==> flow/design.v <==
package common;
   localparam I2S_BITS = 32;
   typedef enum   logic {REF_x48, REF_x44} Reference;
   typedef enum   logic [1:0]  { x1, x2, x4, x8 } BITRATE;
   typedef enum   logic [1:0]  { b16, b24, b32 } BITNUM;
   typedef enum   logic [1:0] {NOS16, NOS18, NOS20, NOS24} NOS_BITNUM;
   typedef struct packed {
      logic 	  bck;
      logic 	  lrck;
      logic 	  data;
   } I2S;
   typedef enum   logic [2:0]	  
		  {
		   MCLK_256fs,
		   MCLK_384fs,
		   MCLK_512fs,
		   MCLK_768fs,
		   MCLK_1024fs
		   } MCLK;
endpackage  
module signal_indicator
  (
   input clk,
   input resetn,
   input in,
   output out
   );
   parameter shortint unsigned C_MAX = 10_000;
   logic  in_d1, in_d2;
   shortint unsigned cnt_cs, cnt_ns;
   always_ff @(posedge clk) begin
      in_d1 <= in;
      in_d2 <= in_d1;
   end
   always_ff @(posedge clk, negedge resetn)
     if(!resetn)
       cnt_cs <= 0;
     else
       cnt_cs <= cnt_ns;
   always_comb begin
      if(in_d1 != in_d2)
	cnt_ns <= C_MAX;
      else if(cnt_cs > 0)
	cnt_ns = cnt_cs - 16'd1;
      else
	cnt_ns = cnt_cs;
   end
   assign out = cnt_cs > 0 ? 1'b1 : 1'b0;
endmodule  
### Reports on signal_indicator

The steps from the RTL of signal_indicator to its reports follow in flow order.
Line numbers count from 1 in the design file above.
Operators: Yosys type, input widths -> output width; for muxes data width and select width s.
Library cell names are shortened.
The mark - stands for no value.

* design top: signal_indicator
* clock port: clk
* cell library: sky130hd
* timing corner: tt_025C_1v80

### Word level

Source: Yosys, flattened and elaborated, memories not mapped. Widths are those after wreduce. Registers that Yosys merges into a memory's read port (data or address) are not register bits. Print and check cells do not count. Equal cells are merged and count once.

* add/subtract/negate cells: 1
* magnitude comparators: 1
* equality and inequality tests: 1
* mux-type cells: 3
* reductions and logical operators: 1

Operator list (count)
* $mux 16: 2
* $sub 16x1->16 const B: 1
* $gt 16x1->1 const B: 1
* $reduce_bool 2->1: 1
* $ne 1x1->1: 1
* $mux 1: 1

* flip-flop bits (word level): 18
* input port bits: 3
* output and inout bits: 1
* cells after elaboration: 10

### Longest topological paths

Longest topological path by Yosys (ltp), each cell counted once; first at word level (registers and memories cut), then after technology mapping (sequential cells cut; the memories' decode and read muxes count).

* depth after elaboration: 3
* ABC_AREA: 0
* depth in mapped cells: 6
* depth with buffers taken out: 6

### Mapped cells and area

Source: synth_stat.txt of the flow (Yosys; design flattened, memories mapped). It holds for the ABC_AREA given above (unset counts as 0); a run with the other value may have another netlist.

* standard cells after synthesis: 101
* mapped area: 1001.0 um2
* sequential part of the area: 440.4 um2
* mapped flip-flops: 18
* buffers: 2

Cells by type
* dfrtp_1: count 16, area in all 400.384 um2
* a21oi_1: count 9, area in all 45.043 um2
* nor4_4: count 2, area in all 42.541 um2
* dfxtp_1: count 2, area in all 40.038 um2
* mux2i_1: count 4, area in all 40.038 um2
* o21ai_0: count 7, area in all 35.034 um2
* nor2_1: count 8, area in all 30.029 um2
* or3_1: count 4, area in all 25.024 um2
* nor3_1: count 4, area in all 20.019 um2
* nand2_1: count 5, area in all 18.768 um2
* nand2b_1: count 3, area in all 18.768 um2
* nand4_1: count 3, area in all 18.768 um2
* a31o_2: count 2, area in all 17.517 um2
* o41ai_1: count 2, area in all 17.517 um2
* inv_1: count 4, area in all 15.014 um2
* nand3_1: count 3, area in all 15.014 um2
* nand3b_1: count 2, area in all 15.014 um2
* o31ai_1: count 2, area in all 15.014 um2

Other cell types: 19; their cells: 19.

### Timing after synthesis

OpenSTA on the mapped netlist: ideal clock, no wires. The path of least setup slack (recovery checks aside). Input and output delay are each 20% of the period. Register names are those of the netlist, which keeps one name where synthesis merged equal registers.

* path type: reg-to-output
* from: register cnt_cs[0]
* to: output out
* period: 2.47 ns
* external output delay: 0.494 ns
* launch time at the first pin: 0.000 ns
* arrival time: 1.292 ns
* data required time: 1.976 ns
* slack: 0.684 ns
* path delay: 1.292 ns
* driving pins on the path: 5
* buffers on the path: 0
* synthesis period reached: 1.786 ns

"path delay" is the arrival time less input delay plus setup time.
A path that ends at an output port has no setup time.
"driving pins on the path" counts driving pins, that of a launching flip-flop among them; a cell with two outputs on the path counts twice.
"synthesis period reached" = period - worst setup slack (recovery checks aside). The figure is calculated, with input and output delays left at 20% of the set period.
Between the ends stands the longest chain of elaborated cells between them, by number of cells; it is not shown to be the way that was timed. Of several equally long chains one is given.
Each line given opens the expression or statement behind the cell; cells for indexed reads and writes are added by Yosys, which also makes memories of some case tables.

* cell sequence: dfrtp_1 > inv_1 > ha_1 > nor3b_2 > nand2_4
* cells in the longest elaborated chain: 2
* elaborated cells on any way between the ends: 2
* those cells by class: compare: 1; mux: 1

Ends and longest elaborated chain, after synthesis
* start: declaration: RTL line 30 `shortint unsigned cnt_cs, cnt_ns;`
* start: assignment: RTL line 37 `cnt_cs <= 0;`
* start: assignment: RTL line 39 `cnt_cs <= cnt_ns;`
* $gt 16x1->1: RTL line 48 `assign out = cnt_cs > 0 ? 1'b1 : 1'b0;`
* $mux 1: RTL line 48
* end: declaration: RTL line 26 `output out`

### Path in the finished layout

Path of least setup slack in the final report of entry A (OpenROAD, finished layout, wires in). Where an end is a register, its clock arrival counts in the times.

* path type: reg-to-output
* from: register cnt_cs[6]
* to: output out
* period: 3.21 ns
* external output delay: 0.64 ns
* launch time at the first pin: 0.28 ns
* arrival time: 2.27 ns
* data required time: 2.57 ns
* slack: 0.30 ns
* driving pins on the path: 5
* buffers on the path: 1

Between the ends stands the longest chain of elaborated cells between them, by number of cells; it is not shown to be the way that was timed. Of several equally long chains one is given.

* cell sequence: dfrtp_1 > nor4_4 > and4_1 > nand2_4 > clkdlybuf4s50_1
* cells in the longest elaborated chain: 2
* elaborated cells on any way between the ends: 2
* those cells by class: compare: 1; mux: 1

Ends and longest elaborated chain, after layout
* start: declaration: RTL line 30 `shortint unsigned cnt_cs, cnt_ns;`
* start: assignment: RTL line 37 `cnt_cs <= 0;`
* start: assignment: RTL line 39 `cnt_cs <= cnt_ns;`
* $gt 16x1->1: RTL line 48 `assign out = cnt_cs > 0 ? 1'b1 : 1'b0;`
* $mux 1: RTL line 48
* end: declaration: RTL line 26 `output out`

FLOW RESULTS
============

Below are 2 stored runs of the flow (Yosys, OpenROAD; platform sky130hd) on signal_indicator, each with its settings and what was measured, unordered. Constraints: input delay and output delay 20% of the set period each, output load 0.01 pF.
"period achieved" means the clock period less the worst setup slack. The figure is calculated, with input and output delays left at 20% of the set period.

### Entry A

==> flow/run.sh <==
#!/bin/bash
# the make line also repeats the synthesis and layout settings of config.mk as NAME=value (left out here)
make -C /OpenROAD-flow-scripts/flow DESIGN_CONFIG=/design/flow/config.mk WORK_HOME=/design/flow/orfs CLKGATE_MAP_FILE= finish
==> flow/config.mk <==
export PLATFORM = sky130hd
export DESIGN_NAME = signal_indicator
export DESIGN_NICKNAME = signal_indicator
export VERILOG_FILES = /design/flow/design.v
export SDC_FILE = /design/flow/constraint.sdc
export NUM_CORES = 4
export LEC_CHECK = 0
export CAP_MARGIN = 10
export CORE_ASPECT_RATIO = 1.1
export CORE_MARGIN = 2
export CORE_UTILIZATION = 45
export CTS_CLUSTER_DIAMETER = 256
export MAX_ROUTING_LAYER = met4
export MIN_ROUTING_LAYER = met1
export PLACE_DENSITY = 0.71
export SLEW_MARGIN = 15
==> flow/constraint.sdc <==
create_clock -name core_clock -period 3.21 [get_ports {clk}]
set_input_delay 0.6420 -clock core_clock [delete_from_list [all_inputs] [get_ports {clk}]]
set_output_delay 0.6420 -clock core_clock [all_outputs]
set_load 0.01 [all_outputs]

Results of entry A:
- Period achieved: 2.910 ns
- Full die area: 2618.2 um2
- Utilization in the final report: 0.529
- Netlist area reported by Yosys: 1001.0 um2
- Setup slack of the worst path: 0.300 ns
- Setup TNS: 0.000 ns

### Entry B

==> flow/run.sh <==
#!/bin/bash
# the make line also repeats the synthesis and layout settings of config.mk as NAME=value (left out here)
make -C /OpenROAD-flow-scripts/flow DESIGN_CONFIG=/design/flow/config.mk WORK_HOME=/design/flow/orfs CLKGATE_MAP_FILE= finish
==> flow/config.mk <==
export PLATFORM = sky130hd
export DESIGN_NAME = signal_indicator
export DESIGN_NICKNAME = signal_indicator
export VERILOG_FILES = /design/flow/design.v
export SDC_FILE = /design/flow/constraint.sdc
export NUM_CORES = 4
export LEC_CHECK = 0
export CAP_MARGIN = 20
export CORE_MARGIN = 2
export CORE_UTILIZATION = 40
export SLEW_MARGIN = 20
==> flow/constraint.sdc <==
create_clock -name core_clock -period 2.41 [get_ports {clk}]
set_input_delay 0.4820 -clock core_clock [delete_from_list [all_inputs] [get_ports {clk}]]
set_output_delay 0.4820 -clock core_clock [all_outputs]
set_load 0.01 [all_outputs]

Results of entry B:
- Period achieved: 2.036 ns
- Full die area: 2918.7 um2
- Utilization in the final report: 0.493
- Netlist area reported by Yosys: 1001.0 um2
- Setup slack of the worst path: 0.374 ns
- Setup TNS: 0.000 ns
